==> flow/design.v <==
module ComplexCounter_4Bit(
	input wire			Clk, nReset, Enable,
	input wire [3:0]  Mode,
	output reg [3:0]	Count
);
	reg [3:0]	cState, nState;
	always @ (negedge Clk)
	begin
		if (!nReset)
			cState <= 4'b1001;  
		else
			cState <= nState;
	end
	always @ (*)
	begin
		if (Enable)
			begin
				if (Mode == 4'd9)
					begin
						case (cState)
							4'b1001 : nState <= 4'b1000;   
							4'b1000 : nState <= 4'b0111;   
							4'b0111 : nState <= 4'b0110;   
							4'b0110 : nState <= 4'b0101;   
							4'b0101 : nState <= 4'b0100;   
							4'b0100 : nState <= 4'b0011;   
							4'b0011 : nState <= 4'b0010;   
							4'b0010 : nState <= 4'b0001;   
							4'b0001 : nState <= 4'b0000;   
							default : nState <= 4'b1001;   
						endcase
					end
				else if (Mode == 4'd5)
					begin
						case (cState)
							4'b0101 : nState <= 4'b0100;   
							4'b0100 : nState <= 4'b0011;   
							4'b0011 : nState <= 4'b0010;   
							4'b0010 : nState <= 4'b0001;   
							4'b0001 : nState <= 4'b0000;   
							default : nState <= 4'b0101;   
						endcase
					end
				else if (Mode == 4'd1)
					begin
						case (cState)
							4'b0001 : nState <= 4'b0000;   
							default : nState <= 4'b0101;   
						endcase 
					end
				else
					nState <= 4'b0000;
			end
		else 
			nState <= 4'b0000;
	end
	always @ (*)
		begin
				Count <= cState;
		end
endmodule 
module Counter_Main(CounterInput, CounterEnable, Clk, nReset, PresentTime);
	input [3:0]CounterInput;
	input CounterEnable, Clk, nReset;
	wire [3:0] S1, S2, S3;
	output [11:0]PresentTime;
	ComplexCounter_4Bit C3(.Clk(Clk), .nReset(nReset), .Enable(S2==4'b0000 && S1 ==4'b0000 ), .Mode(CounterInput == 4'd1 ? 4'b0001 : 4'd9), .Count(S3));  
	ComplexCounter_4Bit C2(.Clk(Clk), .nReset(nReset), .Enable(S1==4'b0000), .Mode(4'b0101), .Count(S2));   
	ComplexCounter_4Bit C1(.Clk(Clk), .nReset(nReset), .Enable(CounterEnable), .Mode(4'b1001), .Count(S1));  
	assign PresentTime = {S1, S2, S3};
endmodule
Step by step through the tools: Counter_Main
The steps from the RTL of Counter_Main to its reports follow in flow order. Line numbers count from 1 in the design file above. Operators: Yosys type, input widths -> output width; for muxes data width and select width s. Cell names lack the library's common part. A cell with -- has no value.

Top: Counter_Main. Clock input: Clk. Cell library: sky130hd. Corner: tt_025C_1v80.

Elaborated design
Yosys after proc, flatten, opt, wreduce and memory -nomap, before mapping. Memory bits, and registers merged into a memory's read port (data or address), are not among the register bits. Print and check cells are not counted. Equal cells are merged and count once. Memory sizes are those after Yosys's memory passes, which may raise the word count (mostly to a power of two), join words into wider ones and drop unused or constant bits.

The entry for output and inout bits reads 12. Under cells after elaboration stands 38. The entry for ROM bits reads 128. Under memories kept stands 2. For input port bits the number is 7. The entry for register bits reads 12.

The figure for reduce/logical cells is 6. For multiplexer cells the number is 10. The figure for equality and inequality tests is 14.

Memory list: (name not given) (depth 16, bits a word 4, rd ports 1, wr ports 0, line 20) `case (cState)`; (name not given) (depth 16, bits a word 4, rd ports 1, wr ports 0, line 20).

Operators with widths (count): $pmux 3 s5 (2); $mux 4 (7); $eq 4x3->1 const B (5); $eq 4x1->1 const B (4); $eq 4x2->1 const B (4); $logic_not 4->1 (2); $reduce_and 2->1 (3); $eq 4x4->1 const B (1); $mux 3 (1); $logic_and 1x1->1 (1).

Longest topological paths
Depth = most cells in a row (Yosys ltp): at word level without a register or memory, in the mapped netlist without a sequential cell, where the memories' decode and read muxes count.

The entry for depth after elaboration reads 7. The figure for ABC_AREA is 1. The figure for depth in mapped cells is 7.

Mapped cells and area
The flow's flattened synthesis, as Yosys stat reports it; memories are mapped. The netlist is that of the ABC_AREA named above (0 if unset); the other value can give another one.

Cells by type (count): dfxtp_1 (12); ha_1 (6); nand3_1 (13); nand2_1 (15); inv_1 (11); a21oi_1 (5); o21ai_0 (5); nor2_1 (5); o211ai_1 (2); nor2_2 (2); nor2_4 (1); nand3_2 (1); a21oi_2 (1); a211oi_1 (1); buf_4 (1); inv_2 (2); nand2_2 (1); nand4_1 (1).

Under standard cells after synthesis stands 85. For chip area (Yosys) the number is 639.4 um2. The entry for mapped flip-flops reads 12. The figure for buffers is 1.

Appendix: measured runs

2 stored runs of Counter_Main in the flow (synthesis by Yosys, layout by OpenROAD, sky130hd cells), in arbitrary order. Constraints: input delay and output delay 20% of the set period each, output load 0.01 pF. "total power after layout": no workload was simulated; the value follows from the tool's default switching activity.

Files of record 1:
==> flow/run.sh <==
#!/bin/bash
# the make line also repeats the synthesis and layout settings of config.mk as NAME=value (left out here)
make -C /OpenROAD-flow-scripts/flow DESIGN_CONFIG=/design/flow/config.mk WORK_HOME=/design/flow/orfs CLKGATE_MAP_FILE= finish
==> flow/config.mk <==
export PLATFORM = sky130hd
export DESIGN_NAME = Counter_Main
export DESIGN_NICKNAME = Counter_Main
export VERILOG_FILES = /design/flow/design.v
export SDC_FILE = /design/flow/constraint.sdc
export NUM_CORES = 4
export LEC_CHECK = 0
export ABC_AREA = 1
export CAP_MARGIN = 20
export CORE_MARGIN = 10
export CORE_UTILIZATION = 38
export CTS_CLUSTER_SIZE = 55
export GPL_ROUTABILITY_DRIVEN = 1
export MIN_ROUTING_LAYER = met1
export PLACE_DENSITY_LB_ADDON = 0.13
export SETUP_SLACK_MARGIN = 0.33
export SLEW_MARGIN = 40
export TNS_END_PERCENT = 50
==> flow/constraint.sdc <==
create_clock -name core_clock -period 3.63 [get_ports {Clk}]
set_input_delay 0.7260 -clock core_clock [delete_from_list [all_inputs] [get_ports {Clk}]]
set_output_delay 0.7260 -clock core_clock [all_outputs]
set_load 0.01 [all_outputs]

Results of record 1. For the die outline area the run shows 3723.4 um2. The area of the synthesized netlist stands at 639.4 um2. The setup slack of the worst path comes to 297 ps. For the total power after layout the run shows 349 uW. The smallest hold slack reads 573 ps. The utilization in the final report is 65.7%.

Files of record 2:
==> flow/run.sh <==
#!/bin/bash
# the make line also repeats the synthesis and layout settings of config.mk as NAME=value (left out here)
make -C /OpenROAD-flow-scripts/flow DESIGN_CONFIG=/design/flow/config.mk WORK_HOME=/design/flow/orfs CLKGATE_MAP_FILE= finish
==> flow/config.mk <==
export PLATFORM = sky130hd
export DESIGN_NAME = Counter_Main
export DESIGN_NICKNAME = Counter_Main
export VERILOG_FILES = /design/flow/design.v
export SDC_FILE = /design/flow/constraint.sdc
export NUM_CORES = 4
export LEC_CHECK = 0
export ABC_AREA = 1
export CAP_MARGIN = 20
export CORE_MARGIN = 5
export CORE_UTILIZATION = 35
export CTS_CLUSTER_DIAMETER = 239
export GPL_ROUTABILITY_DRIVEN = 1
export GPL_TIMING_DRIVEN = 0
export MIN_ROUTING_LAYER = met2
export PLACE_DENSITY_LB_ADDON = 0.22
export SETUP_SLACK_MARGIN = 0.0
export SLEW_MARGIN = 20
export TNS_END_PERCENT = 75
==> flow/constraint.sdc <==
create_clock -name core_clock -period 2.53 [get_ports {Clk}]
set_input_delay 0.5060 -clock core_clock [delete_from_list [all_inputs] [get_ports {Clk}]]
set_output_delay 0.5060 -clock core_clock [all_outputs]
set_load 0.01 [all_outputs]

Results of record 2. For the die outline area the run shows 2781.5 um2. The area of the synthesized netlist stands at 639.4 um2. The setup slack of the worst path comes to -53 ps. For the total power after layout the run shows 512 uW. The smallest hold slack reads 640 ps. The utilization in the final report is 60.9%.
